==> flow/design.v <==
module counter_top#(
    parameter N = 8
)(
    input       clk,
    input       rst_n,
    input       syn_clr, load, add_en, keep,
    input [N-1:0]   in_num,
    output reg [N-1:0]  out_num,
    output reg     max_tick, min_tick
);
reg [N-1:0]     cnt_0; 
always@(posedge clk or negedge rst_n) begin
    if(!rst_n) begin
        cnt_0 <= 0;
    end else begin
        if(load) begin
            cnt_0 <= in_num;
        end else begin
            if(add_en) begin
                cnt_0 <= 0;
            end else begin
                cnt_0 <= 2 ** N - 1;
            end
        end
    end
end
reg [N-1:0]     cnt;
always@(posedge clk or negedge rst_n) begin
    if(!rst_n) begin
        cnt <= 0;
        max_tick <= 0;
        min_tick <= 0;
    end else begin
        if(!keep) begin
            if(!syn_clr) begin
                if(add_en) begin
                    if(cnt == (2**N-1)) begin
                        cnt <= cnt_0;
                        max_tick <= 1;
                    end else begin
                        cnt <= cnt + 1;
                        max_tick <= 0;
                    end
                end else begin
                    if(cnt == 0) begin
                        cnt <= cnt_0;
                        min_tick <= 1;
                    end else begin
                        cnt <= cnt - 1;
                        min_tick <= 0;
                    end
                end
            end else begin
                cnt <= 0;
                max_tick <= 0;
                min_tick <= 0;
            end
        end else begin
            cnt <= cnt;
            max_tick <= 0;
            min_tick <= 0;
        end
    end
end
always@(posedge clk or negedge rst_n) begin
    if(!rst_n) begin
        out_num <= 0;
    end else begin
        out_num <= cnt;
    end 
end
endmodule
==> Step by step through the tools: counter_top <==
Tool output for the design above, in the order of the flow.
Line numbers count from 1 in the design file above.
Operators: Yosys type, input widths -> output width; for muxes data width and select width s.
Library cell names are shortened.
{ "setup": {"top": "counter_top", "clk_port": "clk", "library": "sky130hd", "corner": "tt_025C_1v80"} }

==> After elaboration <==
Counts by Yosys on the flattened word-level netlist (proc, flatten, opt, wreduce; memories kept). Register bits leave out memories and registers merged into their read ports (data or address). Print and check cells are left out. Cells with the same type and inputs are merged into one.
{ "bits": {"out_inout_bits": 10, "regBits": 26, "word_cells": 25, "in_bits": 14} }
{ "classes": {"mux": 14, "eq_ne": 2, "n_addsub": 2, "reduce_and_logical": 2} }
{ "ops": {"columns": ["cell", "n"], "rows": [
  ["$mux 8", 6],
  ["$add 8x1->8 const B", 1],
  ["$sub 8x1->8 const B", 1],
  ["$eq 8x8->1 const B", 1],
  ["$logic_not 8->1", 1],
  ["$mux 1", 8],
  ["$ne 3x3->1 const B", 1],
  ["$reduce_bool 3->1", 1]
]} }

==> Longest topological paths <==
Depth = most cells in a row (Yosys ltp): at word level without a register or memory, in the mapped netlist without a sequential cell, where the memories' decode and read muxes count.
{ "depth": {"word_depth": 5, "ABC_AREA": 0, "mapped_depth": 9, "mapped_depth_nobuf": 7} }

==> Netlist <==
The flow's flattened synthesis, as Yosys stat reports it; memories are mapped. The netlist is that of the ABC_AREA named above (0 if unset); the other value can give another one.
Totals and module areas in this step are rounded.
{ "types": {"columns": ["type", "n", "type_area_um2"], "rows": [
  ["dfrtp_1", 26, 650.624],
  ["a21oi_1", 14, 70.067],
  ["nor3_1", 12, 60.058],
  ["nand2_1", 14, 52.55],
  ["mux2i_1", 5, 50.048],
  ["nand3_1", 8, 40.038],
  ["ha_1", 3, 37.536],
  ["o21ai_0", 7, 35.034],
  ["clkbuf_1", 9, 33.782],
  ["nor2_1", 8, 30.029],
  ["inv_1", 7, 26.275],
  ["xnor2_1", 3, 26.275],
  ["o22ai_1", 4, 25.024],
  ["buf_6", 2, 22.522],
  ["and3_1", 3, 18.768],
  ["nand2b_1", 3, 18.768],
  ["or3_1", 3, 18.768],
  ["a211o_1", 2, 17.517]
]} }
Other cell types: 21; their cells: 24.
{ "synth_totals": {"cells": 157, "buf_cells": 14, "ff_cells": 26, "yosys_area_mm2": 0.00144} }

==> Path before layout <==
Path of least setup slack by OpenSTA after synthesis, without wires, with an ideal clock, recovery checks aside; 20% of the period is set as input and as output delay. Where synthesis merged equal registers, the netlist keeps one of their names.
{ "synth_timing": {"path_type": "register -> register", "startpoint": "reg cnt[0]", "endpoint": "reg cnt[2]", "period_ns": 3.12, "arrival_ns": 2.107, "n_path_buf": 2, "driving_pins": 10, "slack_ns": 0.909, "path_delay_ns": 2.211, "t_required_ns": 3.016, "setup_time_ns": 0.104, "period_less_setup_slack_ns": 2.211} }
"path_delay_ns" is the arrival time less input delay plus setup time.
"driving_pins": output pins that drive a net of the path, with the launching flip-flop's if there is one; two outputs of one cell count as two.
"period_less_setup_slack_ns" is the clock period less the worst setup slack; recovery checks do not enter. This is arithmetic on one report: input and output delays are still those of the set period (20% each).
Between the ends stands the longest chain of elaborated cells between them, by number of cells; it is not shown to be the way that was timed. Of several equally long chains one is given.
Each line given opens the expression or statement behind the cell; cells for indexed reads and writes are added by Yosys, which also makes memories of some case tables.
At most two assigning lines are given for a register; there are more.
{ "synth_between": {"path_cell_list": "dfrtp_1 -> clkbuf_1 -> inv_1 -> ha_1 -> or4b_4 -> buf_6 -> or2_4 -> a31oi_1 -> nor2_1 -> o41ai_2", "elab_chain_cells": 4, "cone_cells": 8, "lines_between": 6, "cone_classes": "add/sub: 2; eq/ne: 1; mux: 4; reduce/logical: 1"} }
{ "synth_lines": {"columns": ["element", "line", "source"], "rows": [
  ["start: declaration", 27, "reg [N-1:0]     cnt;"],
  ["start: assignment", 38, "cnt <= cnt_0;"],
  ["start: assignment", 41, "cnt <= cnt + 1;"],
  ["$sub 8x1->8", 49, "cnt <= cnt - 1;"],
  ["$mux 8", 45, "if(cnt == 0) begin"],
  ["$mux 8", 36, "if(add_en) begin"],
  ["$mux 8", 35, "if(!syn_clr) begin"],
  ["end: assignment", 38, null],
  ["end: assignment", 41, null],
  ["end: declaration", 27, null]
]} }

==> Worst path after layout <==
Path of least setup slack in the final report of job 1 (OpenROAD, finished layout, wires in). Where an end is a register, its clock arrival counts in the times.
{ "layout_timing": {"path_type": "register -> register", "startpoint": "reg cnt[0]", "endpoint": "reg cnt[2]", "driving_pins": 8, "slack_ns": 0.44, "period_ns": 2.98, "arrival_ns": 2.75, "setup_time_ns": 0.11, "n_path_buf": 0, "t_required_ns": 3.19} }
Between the ends stands the longest chain of elaborated cells between them, by number of cells; it is not shown to be the way that was timed. Of several equally long chains one is given.
At most two assigning lines are given for a register; there are more.
{ "layout_between": {"path_cell_list": "dfrtp_1 -> inv_1 -> ha_1 -> or4b_4 -> or2_4 -> a31oi_1 -> nor2_1 -> o41ai_2", "elab_chain_cells": 4, "cone_cells": 8, "lines_between": 6, "cone_classes": "add/sub: 2; eq/ne: 1; mux: 4; reduce/logical: 1"} }
{ "layout_lines": {"columns": ["element", "line", "source"], "rows": [
  ["start: declaration", 27, "reg [N-1:0]     cnt;"],
  ["start: assignment", 38, "cnt <= cnt_0;"],
  ["start: assignment", 41, "cnt <= cnt + 1;"],
  ["$sub 8x1->8", 49, "cnt <= cnt - 1;"],
  ["$mux 8", 45, "if(cnt == 0) begin"],
  ["$mux 8", 36, "if(add_en) begin"],
  ["$mux 8", 35, "if(!syn_clr) begin"],
  ["end: assignment", 38, null],
  ["end: assignment", 41, null],
  ["end: declaration", 27, null]
]} }

## Implementation results

Design counter_top on sky130hd. What follows are 2 stored runs of the flow, each under its own settings; their order means nothing. The constraints put input and output delay at 20% of the set period each and load the outputs with 0.01 pF.
By "clock_period_reached_ns" is meant the clock period of the run minus its worst setup slack. This is arithmetic on one report: input and output delays are still those of the set period (20% each).
"worst_path_ns": the worst setup path's part of the clock period (all of it between registers, 20% less for each end at a port) less its slack. A launch clock that arrives late makes it longer, a capture clock that arrives late makes it shorter.
"final_power_w": no workload was simulated; the value follows from the tool's default switching activity.
The results are shown rounded.
[
  {
    "run": "job 1",
    "settings": { "period_ns": 2.98, "CORE_UTILIZATION": 55, "PLACE_DENSITY": 0.95, "CORE_ASPECT_RATIO": 1.15, "CELL_PAD_IN_SITES_GLOBAL_PLACEMENT": 0, "CELL_PAD_IN_SITES_DETAIL_PLACEMENT": 1, "TNS_END_PERCENT": 90, "CTS_CLUSTER_SIZE": 63, "CAP_MARGIN": 15, "SLEW_MARGIN": 25, "MIN_ROUTING_LAYER": "met1", "CORE_MARGIN": 2 },
    "results": { "die_footprint_mm2": 0.00304, "worst_path_ns": 2.54, "critical_path_kind": "register -> register", "tns_setup_ns": 0.000, "clock_period_reached_ns": 2.542, "layout_stdcell_area_mm2": 0.00166, "final_power_w": 0.00114, "utilization_pct": 68.0, "setup_ws_ns": 0.438, "synth_chip_area_mm2": 0.00144 }
  },
  {
    "run": "job 2",
    "settings": { "period_ns": 2.21, "SETUP_SLACK_MARGIN": -0.21, "CAP_MARGIN": 20, "CORE_MARGIN": 2, "CORE_UTILIZATION": 40, "SLEW_MARGIN": 20 },
    "results": { "die_footprint_mm2": 0.00409, "worst_path_ns": 2.16, "critical_path_kind": "register -> register", "tns_setup_ns": 0.000, "clock_period_reached_ns": 2.161, "layout_stdcell_area_mm2": 0.0018, "final_power_w": 0.00155, "utilization_pct": 53.0, "setup_ws_ns": 0.049, "synth_chip_area_mm2": 0.00144 }
  }
]
